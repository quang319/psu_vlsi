==> flow/design.v <==
`timescale 1ns / 1ps
module VShiftUnit (clk,reset,inOp,inPatch,inD_MEM,inV_REG_VM1,inV_REG_VP1,outD);
   parameter SIMD_ID = 0;
   parameter P1_VTOP = 0;
   parameter P1_VBOTTOM = 0;
   parameter P2_VTOP = 0;
   parameter P2_VBOTTOM = 0;
   parameter P4_VTOP = 0;
   parameter P4_VBOTTOM = 0;
   parameter P8_VTOP = 0;
   parameter P8_VBOTTOM = 0;
   input clk;
   input reset;
   input [2-1:0] inOp; 
   input [2-1:0]     inPatch;
   input signed [16-1:0]   inD_MEM;
   input signed [16-1:0]   inV_REG_VM1;
   input signed [16-1:0]   inV_REG_VP1;
   output signed [16-1:0]  outD;
   reg [16-1:0] 	    r_outD; 
   wire 			    w_vm1_fill_padding;  
   wire 			    w_vp1_fill_padding;  
   wire [16-1:0] 	    w_set_sel; 
   wire [16-1:0] 	    w_moveVM1_sel; 
   wire [16-1:0] 	    w_moveVP1_sel; 
   wire 			    wOpNop; 
   assign w_vm1_fill_padding = ((inPatch == 2'd0 & P1_VTOP    ) |  
				(inPatch == 2'd1 & P2_VTOP    ) |  
				(inPatch == 2'd2 & P4_VTOP    ) |  
				(inPatch == 2'd3 & P8_VTOP    ) );   
   assign w_vp1_fill_padding = ((inPatch == 2'd0 & P1_VBOTTOM ) |   
				(inPatch == 2'd1 & P2_VBOTTOM ) |   
				(inPatch == 2'd2 & P4_VBOTTOM ) |   
				(inPatch == 2'd3 & P8_VBOTTOM ) );  
   assign w_set_sel = inD_MEM;
   assign w_moveVM1_sel = (w_vm1_fill_padding)? 16'd0 : inV_REG_VM1;  
   assign w_moveVP1_sel = (w_vp1_fill_padding)? 16'd0 : inV_REG_VP1;
   reg [16-1:0] 	    w_sel;  
   always @ ( * ) begin
      case (inOp)
	2'b00:     w_sel = r_outD;
	2'b01:     w_sel = w_set_sel;
	2'b10: w_sel = w_moveVM1_sel;
	2'b11: w_sel = w_moveVP1_sel;
	default: w_sel = r_outD;
      endcase  
   end
   assign wOpNop = inOp == 2'b00;
   always @(posedge clk) begin
      if(reset) begin
         r_outD <= #1 {16{1'b0}}; 
      end
      else begin
         r_outD <= #1 w_sel; 
      end
   end
   assign outD = r_outD;  
endmodule
### Step by step through the tools: VShiftUnit

What the tools print for VShiftUnit, step after step.
Line numbers count from 1 in the design file above.
Operators carry their Yosys type and port widths (W data, S select, Z words).
Library cell names are shortened.
Not given: -

| inputs | value |
|---|---|
| design top | VShiftUnit |
| clock input | clk |
| cell library | sky130hd |
| corner | tt_025C_1v80 |

### Word-level counts

Counts by Yosys on the flattened word-level netlist (proc, flatten, opt, wreduce; memories kept). Register bits leave out memories and registers merged into their read ports (data or address). Print and check cells are left out. Cells with the same type and inputs are merged into one.

| word-level totals | value |
|---|---|
| input port bits | 54 |
| output and inout port bits | 16 |
| register bits | 16 |

| operators by class | value |
|---|---|
| reductions and logical operators | 1 |
| mux-type cells | 1 |
| eq/ne operators | 3 |

Operators by type and width:

| kind | number |
|---|---|
| $pmux W16 S3 | 1 |
| $eq A2 B2 Y1 const B | 2 |
| $eq A2 B1 Y1 const B | 1 |
| $logic_not A2 Y1 | 1 |

### Depth

Yosys ltp: most cells in a row. Word level: on the elaborated netlist, between registers, memories and ports. Mapped: between sequential cells and ports; inverters and the memories' decode and read muxes count.

| logic depth | value |
|---|---|
| depth after elaboration | 2 |
| ABC_AREA | 0 |
| gate-level depth with buffers | 4 |

### Synthesis result

The flow's flattened synthesis, as Yosys stat reports it; memories are mapped. The netlist is that of the ABC_AREA named above (0 if unset); the other value can give another one.

| mapped netlist | value |
|---|---|
| synthesis area | 827.0 um2 |
| mapped flip-flops | 16 |
| buffers | 8 |
| standard cells after synthesis | 74 |
| sequential part of the area | 320.3 um2 |

Cell types:

| cell type | number | area in all (um2) |
|---|---|---|
| dfxtp_1 | 16 | 320.307 |
| mux2i_1 | 32 | 320.307 |
| o22ai_1 | 16 | 100.096 |
| buf_6 | 3 | 33.782 |
| buf_4 | 2 | 15.014 |
| buf_8 | 1 | 15.014 |
| nand2b_1 | 1 | 6.256 |
| or2_1 | 1 | 6.256 |
| buf_2 | 1 | 5.005 |
| clkbuf_2 | 1 | 5.005 |

### Path before layout

Source: OpenSTA report_checks on the synthesized netlist (no wires, ideal clock, input and output delay 20% of the period each), path of least setup slack; recovery checks are left aside. Register names are those of the netlist, which keeps one name where synthesis merged equal registers.

| path after synthesis | value |
|---|---|
| path type | in2reg |
| from | input inOp[0] |
| to | register r_outD[1] |
| setup time | 123 ps |
| path delay | 703 ps |
| time at the first pin | 198 ps |
| driving pins on the path | 4 |
| input delay | 198 ps |
| data arrival time | 778 ps |
| period | 989 ps |
| path slack | 87 ps |
| synthesis period reached | 902 ps |

"path delay" = arrival - input delay + setup time.
"driving pins on the path" counts driving pins, that of a launching flip-flop among them; a cell with two outputs on the path counts twice.
"synthesis period reached" = period - worst setup slack (recovery checks aside). The figure is calculated, with input and output delays left at 20% of the set period.
Between the ends stands the longest chain of elaborated cells between them, by number of cells; it is not shown to be the way that was timed. Of several equally long chains one is given.
A line is the first line of the expression or statement that the cell stems from. Yosys adds cells for indexed reads and writes and turns some case tables into memories.

| between the ends, after synthesis | value |
|---|---|
| path through | buf_4 buf_4 mux2i_1 o22ai_1 |
| cells in the longest elaborated chain | 2 |
| elaborated cells between the ends (all ways) | 5 |
| those cells by class | 3 x eq/ne; 1 x mux; 1 x reduce/logical |

Ends and longest elaborated chain, after synthesis:

| element | RTL line | RTL |
|---|---|---|
| from (decl) | 14 | `input [2-1:0] inOp;` |
| $eq A2 B2 Y1 | 40 | `case (inOp)` |
| $pmux W16 S3 | 40 |  |
| to (assign) | 51 | `r_outD <= #1 {16{1'b0}};` |
| to (assign) | 54 | `r_outD <= #1 w_sel;` |
| to (decl) | 20 | `reg [16-1:0] r_outD;` |

### Path in the finished layout

Path of least setup slack in the final report of flow run A (OpenROAD, finished layout, wires in). Where an end is a register, its clock arrival counts in the times.
The report prints the path's times to 10 ps; the period is as set.

| path after layout | value |
|---|---|
| path type | reg2out |
| from | register r_outD[12] |
| to | output outD[12] |
| time at the first pin | 250 ps |
| driving pins on the path | 2 |
| data arrival time | 840 ps |
| period | 975 ps |
| path slack | -60 ps |

| between the ends, after layout | value |
|---|---|
| path through | dfxtp_1 clkdlybuf4s15_1 |
| cells in the longest elaborated chain | 0 |
| elaborated cells between the ends (all ways) | 0 |

Ends and longest elaborated chain, after layout:

| element | RTL line | RTL |
|---|---|---|
| from (decl) | 20 | `reg [16-1:0] r_outD;` |
| from (assign) | 51 | `r_outD <= #1 {16{1'b0}};` |
| from (assign) | 54 | `r_outD <= #1 w_sel;` |
| to (decl) | 19 | `output signed [16-1:0]  outD;` |

==> runs of VShiftUnit <==
Design VShiftUnit on sky130hd. What follows are 2 stored runs of the flow, each under its own settings; their order means nothing. The constraints put input and output delay at 20% of the set period each and load the outputs with 0.01 pF.
"clock period reached" is the run's clock period less its worst setup slack. It is reckoned from that one timing run; input and output delays stay at 20% of the period that was set.
By "time on the worst setup path" is meant the share of the clock period that the worst setup path is allowed (20% is reserved at inputs, 20% at outputs), minus its slack. Clock arrival times at its registers enter into it.
"power consumption" rests on the timing tool's default activity at the inputs, not on a simulated workload.
"time on the worst setup path" is given in steps of 10 ps.
Among the settings, -- means not set for that run.

| run name | period_ns | CORE_UTILIZATION | SETUP_SLACK_MARGIN | CELL_PAD_IN_SITES_GLOBAL_PLACEMENT | CELL_PAD_IN_SITES_DETAIL_PLACEMENT | TNS_END_PERCENT | GPL_TIMING_DRIVEN | GPL_ROUTABILITY_DRIVEN | CTS_CLUSTER_SIZE | SLEW_MARGIN | MIN_ROUTING_LAYER | MAX_ROUTING_LAYER | CAP_MARGIN | CORE_MARGIN | PLACE_DENSITY_LB_ADDON | HOLD_SLACK_MARGIN | power consumption (mW) | worst slack on setup checks (ps) | time on the worst setup path (ps) | class of the worst setup path | final worst hold slack (ps) | area of the standard cells in the finished layout (um2) | synthesized cell area (um2) | clock period reached (ps) | sum of negative setup slack (ps) | final design utilization (%) | area of the die (um2) |
|---|---|---|---|---|---|---|---|---|---|---|---|---|---|---|---|---|---|---|---|---|---|---|---|---|---|---|---|
| flow run A | 0.975 | 20 | -0.1 | 2 | 2 | 15 | 0 | 0 | 29 | 5 | met2 | met5 | 20 | 2 | -- | -- | 1.876 | -62 | 840 | reg2out | 332 | 1590.3 | 827.0 | 1037 | -290 | 39.8 | 4665.6 |
| flow run B | 1.49 | 32 | 0.37 | -- | -- | -- | 1 | 1 | -- | 20 | met2 | -- | 20 | 2 | 0.22 | 0.1 | 1.081 | 440 | 750 | in2reg | 554 | 1468.9 | 827.0 | 1050 | 0 | 59.8 | 3007.4 |
